==> flow/design.v <==
`timescale 1ns / 1ps
module register_file(
input logic clk, reset, writeEnable,
input logic [2:0] regwriteAddress,
input logic [3:0] regwriteData,
input logic [2:0] regreadAddress0,
input logic [2:0] regreadAddress1,
output logic [3:0] readData0, readData1
);
logic [3:0] memory [7:0];
always_ff @(posedge clk)
begin
readData0 <=  memory [regreadAddress0];
readData1 <=  memory [regreadAddress1];
if(reset)
begin
    begin
        for (int i = 0; i < 8; i++ )
            begin
            memory[i] = 4'b0000;
            end
    end
    if (writeEnable) 
         memory [regwriteAddress] <= regwriteData;
end
else
    if(writeEnable == 1)
    memory[regwriteAddress] <= regwriteData;
end
endmodule
* Reports on register_file
What the tools print for register_file, step after step.
Lines are those of the file above, counted from 1.
Library cell names are shortened.
A cell with - has no value.
- Design top :: register_file
- Clock input :: clk
- Library :: sky130hd
- Library corner :: tt_025C_1v80

* Elaborated design
Yosys after proc, flatten, opt, wreduce and memory -nomap, before mapping. Enables and synchronous resets that opt folds into registers are not counted as muxes. Memory bits, and registers merged into a memory's read port (data or address), are not among the register bits. Print and check cells are not counted. Equal cells are merged and count once.
Yosys's memory passes give these memory sizes; they may raise the number of words (mostly to a power of two), join words into wider ones and drop unused or constant bits.
- Register bits :: 0
- Memory bits (writable) :: 32
- Memories kept :: 1
- Input port bits :: 16
- Output and inout port bits :: 8
** Memories
- memory :: depth 8, bits a word 4, line 10 : logic [3:0] memory [7:0];
- Multiplexer cells :: 8
- Bitwise operators :: 1
** Operators with widths (number)
- 4-bit two-way mux :: 4
- 1-bit two-way mux :: 4
- 1-bit OR :: 1

* Logic depth
Depth = most cells in a row (Yosys ltp): at word level without a register or memory, in the mapped netlist without a sequential cell, where the memories' decode and read muxes count.
- Depth after elaboration :: 3
- ABC_AREA :: 0
- Mapped depth :: 3
- Mapped depth without buffers :: 2

* Netlist
Yosys stat after the flow's synthesis: flattened, memories mapped to cells. It holds for the ABC_AREA given above (unset counts as 0); a run with the other value may have another netlist.
The area totals of this step are shown rounded.
** Cell types
- edfxtp_1 :: number 32, total area 960.922 sq um
- mux4_1 :: number 16, total area 420.403 sq um
- and2_1 :: number 32, total area 200.192 sq um
- dfxtp_1 :: number 8, total area 160.154 sq um
- mux2_2 :: number 8, total area 90.086 sq um
- or2_2 :: number 8, total area 50.048 sq um
- and4bb_2 :: number 3, total area 37.536 sq um
- and4b_1 :: number 3, total area 30.029 sq um
- buf_6 :: number 2, total area 22.522 sq um
- and4_1 :: number 1, total area 8.758 sq um
- nor4b_1 :: number 1, total area 8.758 sq um
- clkbuf_1 :: number 2, total area 7.507 sq um
- Standard cells after synthesis :: 116
- Synthesis area :: 0.002 sq mm
- Area of sequential cells :: 0.00112 sq mm
- Mapped flip-flops :: 40
- Buffers :: 4

* Timing after synthesis
Path of least setup slack by OpenSTA after synthesis, without wires, with an ideal clock, recovery checks aside; 20% of the period is set as input and as output delay. Where synthesis merged equal registers, the netlist keeps one of their names.
- Kind :: input to register
- Start :: input port regreadAddress0[0]
- End :: register readData0[0]
- Period :: 1.56 ns
- Data arrival time :: 1.208 ns
- Setup slack :: 0.232 ns
- Delay of the path :: 1.017 ns
- Stages :: 3
- Buffers on the path :: 1
- Synthesis period reached :: 1.328 ns
"delay of the path" is the arrival time less input delay plus setup time.
"stages" counts driving pins, that of a launching flip-flop among them; a cell with two outputs on the path counts twice.
"synthesis period reached" = period - worst setup slack (recovery checks aside). The figure is calculated, with input and output delays left at 20% of the set period.
- Cells stage by stage :: buf_6 > mux4_1 > mux2_2
** RTL lines, path after synthesis
- start: declaration :: line 6 : input logic [2:0] regreadAddress0,
- end: declaration :: line 8 : output logic [3:0] readData0, readData1
No chain of elaborated cells between the ends is given.

* Timing after layout
Path of least setup slack in the final report of flow run 1 (OpenROAD, finished layout, wires in). Where an end is a register, its clock arrival counts in the times.
- Kind :: register to register
- Start :: memory memory[6][2]
- End :: register readData1[2]
- Period :: 0.802 ns
- Data arrival time :: 1.49 ns
- Setup slack :: -0.50 ns
- Stages :: 3
- Buffers on the path :: 0
- Cells stage by stage :: edfxtp_1 > mux4_2 > mux2_4
** RTL lines, path after layout
- start: declaration :: line 10 : logic [3:0] memory [7:0];
- end: declaration :: line 8 : output logic [3:0] readData0, readData1
No chain of elaborated cells between the ends is given.

Design register_file on sky130hd. What follows are 2 stored runs of the flow, each under its own settings; their order means nothing. The constraints put input and output delay at 20% of the set period each and load the outputs with 0.01 pF.
"clock period reached" means the clock period less the worst setup slack. The figure is calculated, with input and output delays left at 20% of the set period.
By "allowed time less slack (worst setup path)" is meant the share of the clock period that the worst setup path is allowed (20% is reserved at inputs, 20% at outputs), minus its slack. Clock arrival times at its registers enter into it.
"total design power": no workload was simulated; the value follows from the tool's default switching activity.
Values from the reports are rounded here.

* Flow run 1
** Files
==> flow/run.sh <==
#!/bin/bash
# the make line also repeats the synthesis and layout settings of config.mk as NAME=value (left out here)
make -C /OpenROAD-flow-scripts/flow DESIGN_CONFIG=/design/flow/config.mk WORK_HOME=/design/flow/orfs CLKGATE_MAP_FILE= finish
==> flow/config.mk <==
export PLATFORM = sky130hd
export DESIGN_NAME = register_file
export DESIGN_NICKNAME = register_file
export VERILOG_FILES = /design/flow/design.v
export SDC_FILE = /design/flow/constraint.sdc
export NUM_CORES = 4
export LEC_CHECK = 0
export CAP_MARGIN = 25
export CORE_MARGIN = 9
export CORE_UTILIZATION = 41
export PLACE_DENSITY_LB_ADDON = 0.02
export SETUP_SLACK_MARGIN = -0.05
export SLEW_MARGIN = 20
export TNS_END_PERCENT = 95
==> flow/constraint.sdc <==
create_clock -name core_clock -period 0.802 [get_ports {clk}]
set_input_delay 0.1604 -clock core_clock [delete_from_list [all_inputs] [get_ports {clk}]]
set_output_delay 0.1604 -clock core_clock [all_outputs]
set_load 0.01 [all_outputs]
** Results
- Cell area after synthesis :: 0.002 sq mm
- Full die area :: 0.00771 sq mm
- Standard-cell area of the final layout :: 0.00245 sq mm
- Post-route utilization :: 54.1%
- Worst slack on setup checks :: -0.503 ns
- Summed negative setup slack :: -4.75 ns
- Lowest hold slack :: 0.351 ns
- Total design power :: 4.84 mW
- Clock period reached :: 1.305 ns
- Allowed time less slack (worst setup path) :: 1.30 ns
- Class of the worst setup path :: register to register

* Flow run 2
** Files
==> flow/run.sh <==
#!/bin/bash
# the make line also repeats the synthesis and layout settings of config.mk as NAME=value (left out here)
make -C /OpenROAD-flow-scripts/flow DESIGN_CONFIG=/design/flow/config.mk WORK_HOME=/design/flow/orfs CLKGATE_MAP_FILE= finish
==> flow/config.mk <==
export PLATFORM = sky130hd
export DESIGN_NAME = register_file
export DESIGN_NICKNAME = register_file
export VERILOG_FILES = /design/flow/design.v
export SDC_FILE = /design/flow/constraint.sdc
export NUM_CORES = 4
export LEC_CHECK = 0
export CAP_MARGIN = 20
export CELL_PAD_IN_SITES_GLOBAL_PLACEMENT = 1
export CORE_ASPECT_RATIO = 1.16
export CORE_MARGIN = 7
export CORE_UTILIZATION = 34
export CTS_CLUSTER_DIAMETER = 127
export GPL_ROUTABILITY_DRIVEN = 1
export PLACE_DENSITY_LB_ADDON = 0.16
export SETUP_SLACK_MARGIN = -0.07
export SLEW_MARGIN = 35
==> flow/constraint.sdc <==
create_clock -name core_clock -period 1.07 [get_ports {clk}]
set_input_delay 0.2140 -clock core_clock [delete_from_list [all_inputs] [get_ports {clk}]]
set_output_delay 0.2140 -clock core_clock [all_outputs]
set_load 0.01 [all_outputs]
** Results
- Cell area after synthesis :: 0.002 sq mm
- Full die area :: 0.00822 sq mm
- Standard-cell area of the final layout :: 0.00248 sq mm
- Post-route utilization :: 44.7%
- Worst slack on setup checks :: -0.242 ns
- Summed negative setup slack :: -1.89 ns
- Lowest hold slack :: 0.491 ns
- Total design power :: 3.57 mW
- Clock period reached :: 1.312 ns
- Allowed time less slack (worst setup path) :: 1.31 ns
- Class of the worst setup path :: register to register
