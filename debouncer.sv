==> flow/design.v <==
`timescale 1ns / 1ps
module debouncer(
input logic clk,
input logic button,
output logic pulse
);
logic [24:0] timer;
typedef enum logic [1:0]{s0,s1,s2,s3} states;
states state, nextState;
logic getInput;
always_ff@(posedge clk)
    begin
    state <= nextState;
    if(getInput)
        timer <= 25000000;
    else
        timer <= timer -1 ;    
    end
always_comb
    case(state)
    s0: if(button)
    begin
    nextState = s1;
    getInput = 1;
    end
    else
    begin
    nextState = s0;
    getInput = 0;
    end
    s1: 
    begin
    nextState = s2;
    getInput = 0;
    end
    s2: 
    begin 
    nextState = s3;
    getInput = 0;
    end
    s3: 
    begin if(timer == 0)
    nextState = s0;
    else
    nextState = s3;
    getInput = 0;
    end
    default: 
    begin
    nextState = s0;
    getInput = 0;
    end 
    endcase
    assign pulse = (state ==1);       
endmodule
Reports on debouncer

The steps from the RTL of debouncer to its reports follow in flow order.
Line numbers count from 1 in the design file above.
Operators: Yosys type, input widths -> output width; for muxes data width and select width s.
Library cell names are shortened.
A cell with n/a has no value.

Design top: debouncer
Clock: clk
Standard-cell library: sky130hd
Timing corner: tt_025C_1v80

Elaborated design

Yosys after proc, flatten, opt, wreduce and memory -nomap, before mapping. Enables and synchronous resets that opt folds into registers are not counted as muxes. Memory bits, and registers merged into a memory's read port (data or address), are not among the register bits. Print and check cells are not counted.

Bits in registers: 27
Bits of input ports: 2
Output and inout bits: 1
Elaborated cells: 14

Add/sub/neg operators: 1
Equality and inequality tests: 3
Mux-type cells: 5
Reductions and logical operators: 3

Operators with widths:

| cell                  | count |
| $sub 25x1->25 const B | 1 |
| $logic_not 25->1      | 1 |
| $pmux 2 s4            | 1 |
| $eq 2x2->1 const B    | 2 |
| $reduce_or 3->1       | 1 |
| $eq 2x1->1 const B    | 1 |
| $logic_not 2->1       | 1 |
| $pmux 1 s2            | 1 |
| $mux 2                | 1 |
| $mux 1                | 2 |

Longest topological paths

Depth = most cells in a row (Yosys ltp): at word level without a register or memory, in the mapped netlist without a sequential cell, where the memories' decode and read muxes count.

Depth after elaboration: 3
ABC_AREA: 0
Mapped depth: 7
Gate-level depth less buffers: 6

After synthesis

Source: synth_stat.txt of the flow (Yosys; design flattened, memories mapped). It holds for the ABC_AREA given above (unset counts as 0); a run with the other value may have another netlist.

Standard cells after synthesis: 138
Chip area (Yosys): 1212.4 um2
Area of sequential cells: 540.5 um2
Mapped flip-flops: 27
Buffer cells: 6

Cells by type:

| cell type | count | total area (um2) |
| dfxtp_1   | 27    | 540.518 |
| nor2_1    | 21    | 78.826 |
| xnor2_1   | 6     | 52.55 |
| a21oi_1   | 9     | 45.043 |
| or4_1     | 5     | 37.536 |
| mux2i_1   | 3     | 30.029 |
| nor3_1    | 6     | 30.029 |
| o21ai_0   | 6     | 30.029 |
| or3b_2    | 3     | 26.275 |
| and3_1    | 4     | 25.024 |
| nor4_1    | 4     | 25.024 |
| or3_1     | 4     | 25.024 |
| and2_1    | 3     | 18.768 |
| a31o_2    | 2     | 17.517 |
| clkbuf_1  | 4     | 15.014 |
| inv_1     | 4     | 15.014 |
| nand3_1   | 3     | 15.014 |
| o31ai_1   | 2     | 15.014 |

Not listed: further types 19, cells in them 22.

Worst setup path after synthesis

Source: OpenSTA report_checks on the synthesized netlist (no wires, ideal clock, input and output delay 20% of the period each), path of least setup slack; recovery checks are left aside. Register names are those of the netlist, which keeps one name where synthesis merged equal registers.

Kind: reg2reg
From: reg timer[0]
To: reg state[0]
Clock period: 3000 ps
Library setup time: 122 ps
Launch time at the first pin: 0 ps
Arrival time: 2207 ps
Required time: 2878 ps
Path slack: 671 ps
Path delay: 2329 ps
Driving pins on the path: 8
Path buffers: 1
Synthesis period reached: 2329 ps

"path delay" = arrival - input delay + setup time.
"driving pins on the path" counts driving pins, that of a launching flip-flop among them; a cell with two outputs on the path counts twice.
"synthesis period reached" = period - worst setup slack (recovery checks aside). The figure is calculated, with input and output delays left at 20% of the set period.
Between the ends stands the longest chain of elaborated cells between them, by number of cells; it is not shown to be the way that was timed. Of several equally long chains one is given.
Each line given opens the expression or statement behind the cell; cells for indexed reads and writes are added by Yosys, which also makes memories of some case tables.

Cells stage by stage: dfxtp_1 -> inv_1 -> ha_1 -> or3b_2 -> or2_2 -> clkbuf_1 -> or4b_4 -> o32a_1
Cells in the longest elaborated chain: 3
Elaborated cells on any way between the ends: 3
RTL lines with such cells: 2
Those cells by class: mux (2); reduce/logical (1)

Ends and longest elaborated chain, after synthesis:

| element            | line | text |
| start: declaration | 7    | `logic [24:0] timer;` |
| start: assignment  | 15   | `timer <= 25000000;` |
| start: assignment  | 17   | `timer <= timer -1 ;` |
| $logic_not 25->1   | 42   | `begin if(timer == 0)` |
| $mux 2             | 42   |  |
| $pmux 2 s4         | 20   | `case(state)` |
| end: assignment    | 13   | `state <= nextState;` |
| end: declaration   | 9    | `states state, nextState;` |

Timing after layout

From the final timing report of flow run 1: the path of least setup slack in the routed layout; clock arrival at registers is part of the times.
The report prints the path's times to 10 ps; the period is as set.

Kind: reg2reg
From: reg timer[0]
To: reg state[0]
Clock period: 2910 ps
Library setup time: 100 ps
Launch time at the first pin: 330 ps
Arrival time: 2600 ps
Required time: 3140 ps
Path slack: 540 ps
Driving pins on the path: 7
Path buffers: 0

Between the ends stands the longest chain of elaborated cells between them, by number of cells; it is not shown to be the way that was timed. Of several equally long chains one is given.

Cells stage by stage: dfxtp_1 -> inv_1 -> ha_1 -> or3b_2 -> or2_2 -> or4b_4 -> o32a_1
Cells in the longest elaborated chain: 3
Elaborated cells on any way between the ends: 3
RTL lines with such cells: 2
Those cells by class: mux (2); reduce/logical (1)

Ends and longest elaborated chain, after layout:

| element            | line | text |
| start: declaration | 7    | `logic [24:0] timer;` |
| start: assignment  | 15   | `timer <= 25000000;` |
| start: assignment  | 17   | `timer <= timer -1 ;` |
| $logic_not 25->1   | 42   | `begin if(timer == 0)` |
| $mux 2             | 42   |  |
| $pmux 2 s4         | 20   | `case(state)` |
| end: assignment    | 13   | `state <= nextState;` |
| end: declaration   | 9    | `states state, nextState;` |

--- measured runs ---
Top module debouncer; platform sky130hd; tools Yosys and OpenROAD; 2 stored runs in no particular order. Input and output delays are each 20% of the period that was set; the output load is 0.01 pF.
By "period reached" is meant the clock period of the run minus its worst setup slack. This is arithmetic on one report: input and output delays are still those of the set period (20% each).
"worst path time" = time allowed to the worst setup path (clock period - input delay - output delay, where it has them) - its slack; a late launch clock adds to it, a late capture clock takes from it.
"power": no workload was simulated; the value follows from the tool's default switching activity.
"worst path time" is known to 10 ps.
A setting shown as n/a is not set for that run.

| item                                         | flow run 1 | flow run 2 |
| period_ns                                    | 2.91       | 2.77       |
| CORE_UTILIZATION                             | 67         | 56         |
| SETUP_SLACK_MARGIN                           | -0.16      | 0.01       |
| PLACE_DENSITY_LB_ADDON                       | 0.06       | 0.2        |
| HOLD_SLACK_MARGIN                            | 0.13       | n/a        |
| CORE_ASPECT_RATIO                            | 0.84       | n/a        |
| GPL_TIMING_DRIVEN                            | 1          | 0          |
| MIN_ROUTING_LAYER                            | met2       | met2       |
| CAP_MARGIN                                   | 20         | 25         |
| CORE_MARGIN                                  | 2          | 6          |
| SLEW_MARGIN                                  | 20         | 20         |
| CELL_PAD_IN_SITES_GLOBAL_PLACEMENT           | n/a        | 1          |
| TNS_END_PERCENT                              | n/a        | 70         |
| MAX_ROUTING_LAYER                            | n/a        | met4       |
| period reached (ps)                          | 2369       | 2482       |
| worst hold slack (ps)                        | 460        | 444        |
| power (mW)                                   | 0.9239     | 0.9686     |
| die outline area (um2)                       | 2167.1     | 3425.8     |
| worst slack on setup checks (ps)             | 541        | 288        |
| standard-cell area of the final layout (um2) | 1291.2     | 1301.2     |
| total negative slack (ps)                    | 0          | 0          |
| chip area after synthesis (Yosys) (um2)      | 1212.4     | 1212.4     |
| post-layout utilization (%)                  | 73.7       | 65.0       |
| worst path time (ps)                         | 2370       | 2480       |
| kind of the worst setup path                 | reg2reg    | reg2reg    |
--- end ---
